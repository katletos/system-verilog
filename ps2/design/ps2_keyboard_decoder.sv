==> flow/design.v <==
module ps2_keyboard_decoder(
    input  logic clk, data, rst_n,
    output logic[7:0] code,
    output logic done
);
typedef enum { START, 
               DATA0, DATA1, DATA2, DATA3, DATA4, DATA5, DATA6, DATA7,
               PARITY,
               STOP
} state;
state st;
always_ff @(posedge clk, negedge rst_n) begin
    if (~rst_n) begin 
        done <= 0;
        st <= START;
        code <= 7'b0;
    end else begin
        unique case (st)
            START:  if(data == 0) begin done <= 0; st <= DATA0; end
            DATA0:  begin code[0] <= data; st <= DATA1;  end
            DATA1:  begin code[1] <= data; st <= DATA2;  end
            DATA2:  begin code[2] <= data; st <= DATA3;  end
            DATA3:  begin code[3] <= data; st <= DATA4;  end
            DATA4:  begin code[4] <= data; st <= DATA5;  end
            DATA5:  begin code[5] <= data; st <= DATA6;  end
            DATA6:  begin code[6] <= data; st <= DATA7;  end
            DATA7:  begin code[7] <= data; st <= PARITY; end
            PARITY: st <= ~^code == data ? STOP : START;    
            STOP:   if (data == 1) begin done <= 1; st <= START; end
        endcase
    end
end
endmodule 
* From RTL to reports: ps2_keyboard_decoder
The steps from the RTL of ps2_keyboard_decoder to its reports follow in flow order.
Lines are those of the file above, counted from 1.
Not given: -
- Top module :: ps2_keyboard_decoder
- Clock :: clk
- Standard-cell library :: sky130hd
- Library corner :: tt_025C_1v80

* Word level
Yosys after proc, flatten, opt, wreduce and memory -nomap, before mapping. Memory bits, and registers merged into a memory's read port (data or address), are not among the register bits. Print and check cells are not counted. Equal cells are merged and count once.
- Equal/unequal tests :: 13
- Multiplexer cells :: 7
- Reductions and logical operators :: 6
** Operators with widths (number)
- parallel mux 32 bit (select 11 bit) :: 1
- equality test 32 x 3 -> 1 bit with constant B :: 4
- equality test 32 x 4 -> 1 bit with constant B :: 3
- equality test 32 x 2 -> 1 bit with constant B :: 2
- two-way mux 32 bit :: 2
- equality test 32 x 1 -> 1 bit with constant B :: 1
- zero test 32 bit :: 1
- nonzero test 11 bit :: 1
- XNOR reduction 8 bit :: 1
- AND reduction 3 bit :: 2
- inequality test 2 bit with constant B :: 2
- two-way mux 4 bit :: 1
- nonzero test 2 bit :: 1
- parallel mux 1 bit (select 2 bit) :: 1
- two-way mux 1 bit :: 2
- equality test 1 bit :: 1
- Register bits after elaboration :: 41
- Input bits :: 3

* Longest topological paths
Depth = most cells in a row (Yosys ltp): at word level without a register or memory, in the mapped netlist without a sequential cell, where the memories' decode and read muxes count.
- Depth in word-level cells :: 4
- ABC_AREA :: 0
- Depth in mapped cells :: 4
- Mapped depth without buffers :: 4

* After synthesis
Yosys stat after the flow's synthesis: flattened, memories mapped to cells. It holds for the ABC_AREA given above (unset counts as 0); a run with the other value may have another netlist.
The area totals of this step are shown rounded.
- Cell count :: 46
- Chip area (Yosys) :: 727 sq um
- Mapped flip-flops :: 20
- Buffer cells :: 1
** Cells by type (number)
- sky130_fd_sc_hd__dfrtp_1 :: 19
- sky130_fd_sc_hd__mux2_2 :: 8
- sky130_fd_sc_hd__xnor2_1 :: 4
- sky130_fd_sc_hd__dfstp_2 :: 1
- sky130_fd_sc_hd__xnor3_1 :: 1
- sky130_fd_sc_hd__o21ai_0 :: 4
- sky130_fd_sc_hd__xnor2_2 :: 1
- sky130_fd_sc_hd__inv_1 :: 3
- sky130_fd_sc_hd__a22o_1 :: 1
- sky130_fd_sc_hd__xor2_1 :: 1
- sky130_fd_sc_hd__a21oi_1 :: 1
- sky130_fd_sc_hd__clkbuf_1 :: 1
- sky130_fd_sc_hd__nor2_1 :: 1

* Worst setup path after synthesis
OpenSTA on the mapped netlist: ideal clock, no wires. The path of least setup slack (recovery checks aside). Input and output delay are each 20% of the period. Register names are those of the netlist, which keeps one name where synthesis merged equal registers.
- Path type :: reg2reg
- From :: register (no name shown)
- To :: register st
- Period :: 1.38 ns
- Arrival time :: 1.280 ns
- Setup slack :: -0.021 ns
- Delay of the path :: 1.401 ns
- Driving pins on the path :: 5
- Buffers on the path :: 0
- Synthesis period reached :: 1.401 ns
"delay of the path" = arrival - input delay + setup time.
"driving pins on the path" counts driving pins, that of a launching flip-flop among them; a cell with two outputs on the path counts twice.
"synthesis period reached" is the clock period less the worst setup slack; recovery checks do not enter. This is arithmetic on one report: input and output delays are still those of the set period (20% each).
An end named without its bit number is one bit of that signal or, where synthesis recoded a state register, one of its new flip-flops.
A register here has more assigning lines than the two given.
- Cell sequence :: sky130_fd_sc_hd__dfrtp_1 > sky130_fd_sc_hd__xnor2_1 > sky130_fd_sc_hd__xnor3_1 > sky130_fd_sc_hd__xnor2_1 > sky130_fd_sc_hd__a22o_1
** RTL lines, path after synthesis
- end, assigned :: RTL line 15 : st <= START;
- end, assigned :: RTL line 28 : PARITY: st <= ~^code == data ? STOP : START;
- end, declared :: RTL line 11 : state st;
No chain of elaborated cells between the ends is given.

* Worst path after layout
From the final timing report of run 1: the path of least setup slack in the routed layout; clock arrival at registers is part of the times.
- Path type :: reg2out
- From :: register code[1]
- To :: output port code[1]
- Period :: 1.89 ns
- Arrival time :: 1.28 ns
- Setup slack :: 0.23 ns
- Driving pins on the path :: 2
- Buffers on the path :: 1
- Cell sequence :: sky130_fd_sc_hd__dfrtp_1 > sky130_fd_sc_hd__clkdlybuf4s50_1
- Length of the longest elaborated chain :: 0
- Elaborated cells on any way between the ends :: 0
- Source lines of those cells :: 0
** RTL lines, path after layout
- start, declared :: RTL line 3 : output logic[7:0] code,
- start, assigned :: RTL line 16 : code <= 7'b0;
- start, assigned :: RTL line 21 : DATA1:  begin code[1] <= data; st <= DATA2;  end
- end, declared :: RTL line 3

Subject: flow runs of ps2_keyboard_decoder

Hi,

Flow measurements of ps2_keyboard_decoder on sky130hd: 2 stored runs with different settings, listed in no order. Input and output delays are each 20% of the period that was set; the output load is 0.01 pF.
By "clock period achieved" is meant the clock period of the run minus its worst setup slack. This is arithmetic on one report: input and output delays are still those of the set period (20% each).
"time used up by the worst setup path": the worst setup path's part of the clock period (all of it between registers, 20% less for each end at a port) less its slack. A launch clock that arrives late makes it longer, a capture clock that arrives late makes it shorter.
By "power consumption" is meant OpenSTA's value without simulated activity: inputs other than the clock are taken to toggle once in ten clock periods, and the tool carries that through the logic.
Values from the reports are rounded here.

* Run 1
** Files
==> flow/run.sh <==
#!/bin/bash
# the make line also repeats the synthesis and layout settings of config.mk as NAME=value (left out here)
make -C /OpenROAD-flow-scripts/flow DESIGN_CONFIG=/design/flow/config.mk WORK_HOME=/design/flow/orfs CLKGATE_MAP_FILE= finish
==> flow/config.mk <==
export PLATFORM = sky130hd
export DESIGN_NAME = ps2_keyboard_decoder
export DESIGN_NICKNAME = ps2_keyboard_decoder
export VERILOG_FILES = /design/flow/design.v
export SDC_FILE = /design/flow/constraint.sdc
export NUM_CORES = 4
export LEC_CHECK = 0
export CAP_MARGIN = 20
export CORE_MARGIN = 2
export CORE_UTILIZATION = 40
export SLEW_MARGIN = 20
==> flow/constraint.sdc <==
create_clock -name core_clock -period 1.89 [get_ports {clk}]
set_input_delay 0.3780 -clock core_clock [delete_from_list [all_inputs] [get_ports {clk}]]
set_output_delay 0.3780 -clock core_clock [all_outputs]
set_load 0.01 [all_outputs]
** Results
- Time used up by the worst setup path :: 1.28 ns
- Worst path kind :: reg2out
- Power consumption :: 1630 µW
- Post-route worst hold slack :: 0.394 ns
- Clock period achieved :: 1.657 ns
- Worst setup slack after layout :: 0.233 ns
- Area of the die :: 2170 sq um
- Final design utilization :: 53.0 %
- Yosys chip area after synthesis :: 727 sq um

* Run 2
** Files
==> flow/run.sh <==
#!/bin/bash
# the make line also repeats the synthesis and layout settings of config.mk as NAME=value (left out here)
make -C /OpenROAD-flow-scripts/flow DESIGN_CONFIG=/design/flow/config.mk WORK_HOME=/design/flow/orfs CLKGATE_MAP_FILE= finish
==> flow/config.mk <==
export PLATFORM = sky130hd
export DESIGN_NAME = ps2_keyboard_decoder
export DESIGN_NICKNAME = ps2_keyboard_decoder
export VERILOG_FILES = /design/flow/design.v
export SDC_FILE = /design/flow/constraint.sdc
export NUM_CORES = 4
export LEC_CHECK = 0
export CAP_MARGIN = 20
export CELL_PAD_IN_SITES_DETAIL_PLACEMENT = 2
export CORE_MARGIN = 2
export CORE_UTILIZATION = 59
export CTS_CLUSTER_DIAMETER = 226
export GPL_TIMING_DRIVEN = 1
export MIN_ROUTING_LAYER = met2
export PLACE_DENSITY_LB_ADDON = 0.15
export SLEW_MARGIN = 20
export TNS_END_PERCENT = 40
==> flow/constraint.sdc <==
create_clock -name core_clock -period 1.4 [get_ports {clk}]
set_input_delay 0.2800 -clock core_clock [delete_from_list [all_inputs] [get_ports {clk}]]
set_output_delay 0.2800 -clock core_clock [all_outputs]
set_load 0.01 [all_outputs]
** Results
Unfinished; error DPL-0033 in placement.

Regards
