==> flow/design.v <==
module password_checker #(parameter PASSWORD_WIDTH = 4) (
    input  logic clk, rst_n, empty,
    input  logic[7:0] code,
    input  logic[PASSWORD_WIDTH-1:0][7:0] password,
    output logic[PASSWORD_WIDTH-1:0] leds
);
typedef enum {NO, FIRST, SECOND, THIRD, FOURTH } state;
state st;
always_ff @(posedge clk, negedge rst_n)
    if (~rst_n) begin 
        st <= NO;
        leds <= {PASSWORD_WIDTH{1'b0}};
    end else begin
        if (~empty) begin 
            unique case (st)
                NO:     if (password[3] == code) begin st <= FIRST;  leds[0] <= 1; end
                FIRST:  if (password[2] == code) begin st <= SECOND; leds[1] <= 1; end
                SECOND: if (password[1] == code) begin st <= THIRD;  leds[2] <= 1; end
                THIRD:  if (password[0] == code) begin st <= FOURTH; leds[3] <= 1; end
                FOURTH: begin st <= NO;  leds <= 'b0000; end 
            endcase       
        end
    end
endmodule   
# == Step by step through the tools: password_checker ==
# Tool output for the design above, in the order of the flow.
# Lines are those of the file above, counted from 1.
# Cell names lack the library's common part.
# Not given: --
# design
top_module,password_checker
clock,clk
lib,sky130hd
pvt_corner,tt_025C_1v80

# == Word level ==
# Counts by Yosys on the flattened word-level netlist (proc, flatten, opt, wreduce; memories kept). Register bits leave out memories and registers merged into their read ports (data or address). Print and check cells are left out. Cells with the same type and inputs are merged into one.
# bits
regBits,36
inputBits,43
out_inout_bits,4
elab_cells,42
# op_classes
eq_ne,12
mux,13
logic,1
reduce_and_logical,11
# ops
operator,count
case mux 32 bit (select 5 bit),1
two-way mux 32 bit,4
== test 32 x 2 -> 1 bit (second input constant),2
== test 32 x 1 -> 1 bit (second input constant),1
== test 32 x 3 -> 1 bit (second input constant),1
zero test 32 bit,1
== test 8 bit,4
AND reduction 3 bit,4
inequality test 2 bit (second input constant),4
nonzero test 2 bit,4
case mux 1 bit (select 2 bit),4
AND reduction 6 bit,1
nonzero test 5 bit,1
two-way mux 1 bit,4
NOT 1 bit,1

# == Longest topological paths ==
# Depth = most cells in a row (Yosys ltp): at word level without a register or memory, in the mapped netlist without a sequential cell, where the memories' decode and read muxes count.
# logic_depth
ltp_word,3
abc_area,0
depth_mapped,5
mapped_depth_nobuf,4

# == Netlist ==
# Source: synth_stat.txt of the flow (Yosys; design flattened, memories mapped). It holds for the ABC_AREA given above (unset counts as 0); a run with the other value may have another netlist.
# by_type
type,count,area_total_um2
dfrtp_1,8,200.192
xnor2_1,16,140.134
xor2_1,16,140.134
nor4_2,4,50.048
nand4_1,5,31.28
dfstp_2,1,26.275
o21ai_0,5,25.024
inv_1,5,18.768
nand2_1,5,18.768
a22o_1,2,17.517
o311ai_2,1,16.266
nand3_1,3,15.014
o211ai_1,2,15.014
or3_1,2,12.512
a32o_1,1,10.01
a21o_1,1,7.507
nand3b_1,1,7.507
nor2_1,2,7.507
# Other cell types: 5; their cells: 5.
# synth_totals
mapped_cells,85
mapped_area_um2,787.0
seqArea_um2,226.5
ff_cells,9
buf_cells,1

# == Path before layout ==
# OpenSTA on the mapped netlist: ideal clock, no wires. The path of least setup slack (recovery checks aside). Input and output delay are each 20% of the period. Register names are those of the netlist, which keeps one name where synthesis merged equal registers.
# synth_path
path_type,input to register
start,in code[3]
end,reg st
clock_period_ns,1.35
in_delay_ns,0.270
setup_ns,0.122
t_first_pin_ns,0.270
arrival_time_ns,1.081
t_required_ns,1.228
path_slack_ns,0.147
path_delay_ns,0.933
driving_pins,4
n_path_buf,0
synth_period_reached_ns,1.203
# "path_delay_ns" = arrival - input delay + setup time.
# "driving_pins" counts driving pins, that of a launching flip-flop among them; a cell with two outputs on the path counts twice.
# "synth_period_reached_ns" is the clock period less the worst setup slack; recovery checks do not enter. This is arithmetic on one report: input and output delays are still those of the set period (20% each).
# An end named without its bit number is one bit of that signal or, where synthesis recoded a state register, one of its new flip-flops.
# At most two assigning lines are given for a register; there are more.
# synth_via
path_cell_list,xor2_1 -> nor4_2 -> nand3_1 -> a32o_1
# synth_rtl
item,line_no,text
from (decl),3,"input  logic[7:0] code,"
to (assign),11,st <= NO;
to (assign),16,NO:     if (password[3] == code) begin st <= FIRST;  leds[0] <= 1; end
to (decl),8,state st;
# Chain of elaborated cells between the ends: none given.

# == Path in the finished layout ==
# Path of least setup slack in the final report of flow run B (OpenROAD, finished layout, wires in). Where an end is a register, its clock arrival counts in the times.
# layout_path
path_type,input to register
start,in code[0]
end,reg leds[0]
clock_period_ns,1.31
in_delay_ns,0.26
setup_ns,0.10
t_first_pin_ns,0.26
arrival_time_ns,1.44
t_required_ns,1.47
path_slack_ns,0.03
driving_pins,6
n_path_buf,2
# Between the ends stands the longest chain of elaborated cells between them, by number of cells; it is not shown to be the way that was timed. Of several equally long chains one is given.
# A line is the first line of the expression or statement that the cell stems from. Yosys adds cells for indexed reads and writes and turns some case tables into memories.
# At most two assigning lines are given for a register; there are more.
# layout_via
path_cell_list,buf_6 -> buf_6 -> xor2_1 -> nor4_2 -> nand3_1 -> o311ai_2
elab_chain_cells,3
cone_cells,5
cone_lines,2
cone_classes,eq/ne (2); mux (2); reduce/logical (1)
# layout_rtl
item,line_no,text
from (decl),3,"input  logic[7:0] code,"
== test 8 bit,16,NO:     if (password[3] == code) begin st <= FIRST;  leds[0] <= 1; end
two-way mux 1 bit,16,
case mux 1 bit (select 2 bit),15,unique case (st)
to (assign),12,leds <= {PASSWORD_WIDTH{1'b0}};
to (assign),16,
to (decl),5,output logic[PASSWORD_WIDTH-1:0] leds

# 2 stored runs of password_checker in the flow (synthesis by Yosys, layout by OpenROAD, sky130hd cells), in arbitrary order. Constraints: input delay and output delay 20% of the set period each, output load 0.01 pF.
# "period_reached_ns" means the clock period less the worst setup slack. The figure is calculated, with input and output delays left at 20% of the set period.
# By "timing.worst_path_ns" is meant the share of the clock period that the worst setup path is allowed (20% is reserved at inputs, 20% at outputs), minus its slack. Clock arrival times at its registers enter into it.
# Among the settings, -- means not set for that run.
# Results: -- = not shown.
name,flow run A,flow run B
period_ns,2.15,1.31
CORE_UTILIZATION,51,31
PLACE_DENSITY_LB_ADDON,0.1,--
CELL_PAD_IN_SITES_GLOBAL_PLACEMENT,0,--
CELL_PAD_IN_SITES_DETAIL_PLACEMENT,1,--
GPL_ROUTABILITY_DRIVEN,1,--
CTS_CLUSTER_DIAMETER,211,--
MIN_ROUTING_LAYER,met1,--
MAX_ROUTING_LAYER,met5,--
CAP_MARGIN,20,20
CORE_MARGIN,2,2
SLEW_MARGIN,20,20
final_setup_tns_ns,--,0.000
timing.worst_path_ns,--,1.02
critical_path_kind,--,input to register
synthArea_um2,--,787.0
period_reached_ns,--,1.280
final_die_area_um2,--,2957.7
ws_setup_ns,--,0.030
finalUtil_pct,--,58.3
# Flow run A: no results, placement failed with DPL-0033
